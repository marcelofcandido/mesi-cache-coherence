==> flow/design.v <==
module emissor(CLK, CLR, CPU_event, state, BUS);
	input CLK, CLR;
	input [4:0] CPU_event;
	output reg [2:0] state;
	output reg [5:0] BUS;
	always @(posedge CLK, posedge CLR) begin
		if (CLR) begin
			state = 3'b001;
			BUS = 6'b000000;
		end else begin
			BUS = 6'b000000;
			case (state)
				3'b001: begin  
					case (CPU_event)
						5'b00010: begin  
							state = 3'b011;  
							BUS = {3'b000, 3'b001};  
						end
						5'b00001: begin  
							state = 3'b011;  
							BUS = {3'b000, 3'b001};  
						end
						5'b10001: begin  
							state = 3'b010;  
							BUS = {3'b000, 3'b001};  
						end
						5'b01000: begin  
							state = 3'b100;  
							BUS = {3'b000, 3'b010};  
						end
						5'b00100: begin  
							state = 3'b100;  
							BUS = {3'b000, 3'b010};  
						end
					endcase
				end
				3'b010: begin  
					case (CPU_event)
						5'b00010: begin  
						end
						5'b00001: begin  
							BUS = {3'b000, 3'b001};  
						end
						5'b01000: begin  
							state = 3'b100;  
							BUS = {3'b000, 3'b100};  
						end
						5'b00100: begin  
							state = 3'b100;  
							BUS = {3'b010, 3'b100};  
						end
					endcase
				end
				3'b011: begin  
					case (CPU_event)
						5'b00010: begin  
						end
						5'b00001: begin  
							state = 3'b010;  
						end
						5'b01000: begin  
							state = 3'b100;  
						end
						5'b00100: begin  
							state = 3'b100;  
							BUS = {3'b000, 3'b010};  
						end
					endcase
				end
				3'b100: begin  
					case (CPU_event)
						5'b00010: begin  
						end
						5'b01000: begin  
						end
						5'b00100: begin  
							BUS = {3'b001, 3'b011};  
						end
						5'b00001: begin  
							state = 3'b010;
							BUS = {3'b010, 3'b011};
						end
					endcase
				end
			endcase
		end
	end
endmodule 
---- Reports on emissor ----
The steps from the RTL of emissor to its reports follow in flow order.
Lines are those of the file above, counted from 1.
Operators: Yosys type, input widths -> output width; for muxes data width and select width s.
Library cell names are shortened.
Not given: n/a
set-up
  top ..................................... emissor
  clock ................................... CLK
  cell library ............................ sky130hd
  library corner .......................... tt_025C_1v80

---- After elaboration ----
Counts by Yosys on the flattened word-level netlist (proc, flatten, opt, wreduce; memories kept). Register bits leave out memories and registers merged into their read ports (data or address). Print and check cells are left out. Cells with the same type and inputs are merged into one.
operators by class
  reductions and logical operators ........ 5
  equality and inequality tests ........... 13
  muxes and demuxes ....................... 10
operators with widths
  cell                number
  $pmux 5 s4          1
  $pmux 5 s3          1
  $pmux 3 s4          1
  $pmux 5 s2          1
  $pmux 3 s3          1
  $eq 3x2->1 const B  2
  $pmux 3 s2          1
  $mux 3              2
  $eq 5x1->1 const B  1
  $eq 5x2->1 const B  1
  $eq 5x3->1 const B  1
  $eq 5x4->1 const B  1
  $eq 5x5->1 const B  1
  $reduce_and 5->1    1
  $ne 2x2->1 const B  2
  $reduce_or 2->1     2
  $ne 4x4->1 const B  1
  $reduce_bool 4->1   1
  $pmux 2 s2          1
  $eq 3x1->1 const B  1
  $eq 3x3->1 const B  1
  $ne 3x3->1 const B  1
  $reduce_or 3->1     1
  $mux 2              1
bit counts
  output and inout port bits .............. 9
  bits in registers ....................... 8

---- Longest topological paths ----
Yosys ltp: most cells in a row. Word level: on the elaborated netlist, between registers, memories and ports. Mapped: between sequential cells and ports; inverters and the memories' decode and read muxes count.
logic depth
  depth after elaboration ................. 4
  ABC_AREA ................................ 0
  depth in mapped cells ................... 4

---- Synthesis result ----
Source: synth_stat.txt of the flow (Yosys; design flattened, memories mapped). It holds for the ABC_AREA given above (unset counts as 0); a run with the other value may have another netlist.
mapped netlist
  cell area after synthesis ............... 447.9 µm²
  flip-flop cells ......................... 8
  mapped cells ............................ 45
  buffers ................................. 2
  area of sequential cells ................ 201.4 µm²
cell types
  cell type  number
  dfrtp_1    7
  dfstp_2    1
  nand4_1    3
  and4bb_4   1
  a31oi_1    2
  a21boi_2   1
  inv_1      3
  mux2_2     1
  nand3_1    2
  nor3_1     2
  nor3_2     1
  o21ai_1    2
  and4_1     1
  nand2b_2   1
  nor2b_2    1
  o31a_1     1
  xor2_1     1
  a21boi_1   1
Not listed: further types 13, cells in them 13.

---- Timing after synthesis ----
Path of least setup slack by OpenSTA after synthesis, without wires, with an ideal clock, recovery checks aside; 20% of the period is set as input and as output delay. Where synthesis merged equal registers, the netlist keeps one of their names.
path after synthesis
  path kind ............................... reg-to-reg
  from .................................... reg state[1]
  to ...................................... reg state[1]
  period .................................. 1.03 ns
  library setup time ...................... 0.087 ns
  delay of the path ....................... 1.107 ns
  arrival ................................. 1.020 ns
  path slack .............................. -0.077 ns
  required time ........................... 0.943 ns
  path buffers ............................ 1
  driving pins on the path ................ 5
  launch time at the first pin ............ 0.000 ns
  synthesis period reached ................ 1.107 ns
"delay of the path" is the arrival time less input delay plus setup time.
"driving pins on the path" counts driving pins, that of a launching flip-flop among them; a cell with two outputs on the path counts twice.
"synthesis period reached" = period - worst setup slack (recovery checks aside). The figure is calculated, with input and output delays left at 20% of the set period.
Between the ends stands the longest chain of elaborated cells between them, by number of cells; it is not shown to be the way that was timed. Of several equally long chains one is given.
A line is the first line of the expression or statement that the cell stems from. Yosys adds cells for indexed reads and writes and turns some case tables into memories.
A register here has more assigning lines than the two given.
on the way, after synthesis
  cell sequence ........................... dfrtp_1 buf_2 nor3_1 nand4_1 a22oi_1
  cells in the longest elaborated chain ... 3
  elaborated cells between the ends (all ways) .. 11
RTL lines, path after synthesis
  element            RTL line  source
  start, declared    4         output reg [2:0] state;
  start, assigned    8         state = 3'b001;
  start, assigned    16        state = 3'b011;
  $eq 3x3->1         12        case (state)
  $reduce_bool 4->1  n/a
  $reduce_and 5->1   n/a
  end, assigned      8
  end, assigned      16
  end, declared      4

---- Worst path after layout ----
From the final timing report of entry B: the path of least setup slack in the routed layout; clock arrival at registers is part of the times.
path after layout
  path kind ............................... input-to-reg
  from .................................... in CPU_event[3]
  to ...................................... reg state[1]
  path slack .............................. 0.05 ns
  driving pins on the path ................ 5
  launch time at the first pin ............ 0.27 ns
  required time ........................... 1.49 ns
  path buffers ............................ 1
  arrival ................................. 1.43 ns
  library setup time ...................... 0.09 ns
  period .................................. 1.33 ns
Between the ends stands the longest chain of elaborated cells between them, by number of cells; it is not shown to be the way that was timed. Of several equally long chains one is given.
A register here has more assigning lines than the two given.
on the way, after layout
  cell sequence ........................... clkdlybuf4s50_1 nor2_2 and4bb_4 a31oi_1 a22oi_1
  cells in the longest elaborated chain ... 4
  elaborated cells between the ends (all ways) .. 17
RTL lines, path after layout
  element          RTL line  source
  start, declared  3         input [4:0] CPU_event;
  $eq 5x3->1       55        case (CPU_event)
  $reduce_or 2->1  n/a
  $pmux 3 s2       55
  $pmux 3 s4       12        case (state)
  end, assigned    8         state = 3'b001;
  end, assigned    16        state = 3'b011;
  end, declared    4         output reg [2:0] state;

Stored flow runs of emissor (2 of them; Yosys, OpenROAD, sky130hd). They differ in their settings and are not a sequence. Constraints: input delay and output delay 20% of the set period each, output load 0.01 pF.
"achieved period" is the run's clock period less its worst setup slack. It is reckoned from that one timing run; input and output delays stay at 20% of the period that was set.
"total power of the final layout" rests on the timing tool's default activity at the inputs, not on a simulated workload.

======== entry A ========
==> flow/run.sh <==
#!/bin/bash
# the make line also repeats the synthesis and layout settings of config.mk as NAME=value (left out here)
make -C /OpenROAD-flow-scripts/flow DESIGN_CONFIG=/design/flow/config.mk WORK_HOME=/design/flow/orfs CLKGATE_MAP_FILE= finish
==> flow/config.mk <==
export PLATFORM = sky130hd
export DESIGN_NAME = emissor
export DESIGN_NICKNAME = emissor
export VERILOG_FILES = /design/flow/design.v
export SDC_FILE = /design/flow/constraint.sdc
export NUM_CORES = 4
export LEC_CHECK = 0
export ABC_AREA = 0
export CAP_MARGIN = 20
export CELL_PAD_IN_SITES_DETAIL_PLACEMENT = 1
export CORE_ASPECT_RATIO = 1.52
export CORE_MARGIN = 2
export CORE_UTILIZATION = 59
export CTS_CLUSTER_DIAMETER = 293
export GPL_TIMING_DRIVEN = 1
export MIN_ROUTING_LAYER = met2
export PLACE_DENSITY_LB_ADDON = 0.21
export SETUP_SLACK_MARGIN = 0.02
export SLEW_MARGIN = 5
==> flow/constraint.sdc <==
create_clock -name core_clock -period 0.749 [get_ports {CLK}]
set_input_delay 0.1498 -clock core_clock [delete_from_list [all_inputs] [get_ports {CLK}]]
set_output_delay 0.1498 -clock core_clock [all_outputs]
set_load 0.01 [all_outputs]

-------- entry A --------
  no results, floorplanning failed with PDN-0185

======== entry B ========
==> flow/run.sh <==
#!/bin/bash
# the make line also repeats the synthesis and layout settings of config.mk as NAME=value (left out here)
make -C /OpenROAD-flow-scripts/flow DESIGN_CONFIG=/design/flow/config.mk WORK_HOME=/design/flow/orfs CLKGATE_MAP_FILE= finish
==> flow/config.mk <==
export PLATFORM = sky130hd
export DESIGN_NAME = emissor
export DESIGN_NICKNAME = emissor
export VERILOG_FILES = /design/flow/design.v
export SDC_FILE = /design/flow/constraint.sdc
export NUM_CORES = 4
export LEC_CHECK = 0
export CAP_MARGIN = 20
export CORE_MARGIN = 2
export CORE_UTILIZATION = 40
export SLEW_MARGIN = 20
==> flow/constraint.sdc <==
create_clock -name core_clock -period 1.33 [get_ports {CLK}]
set_input_delay 0.2660 -clock core_clock [delete_from_list [all_inputs] [get_ports {CLK}]]
set_output_delay 0.2660 -clock core_clock [all_outputs]
set_load 0.01 [all_outputs]

-------- measured, entry B --------
  total power of the final layout ......... 0.0005851 W
  achieved period ......................... 1.275 ns
  die area ................................ 1,403.6 µm²
  worst setup slack after layout .......... 0.055 ns
  standard-cell area after layout ......... 650.6 µm²
  chip area in the Yosys report ........... 447.9 µm²
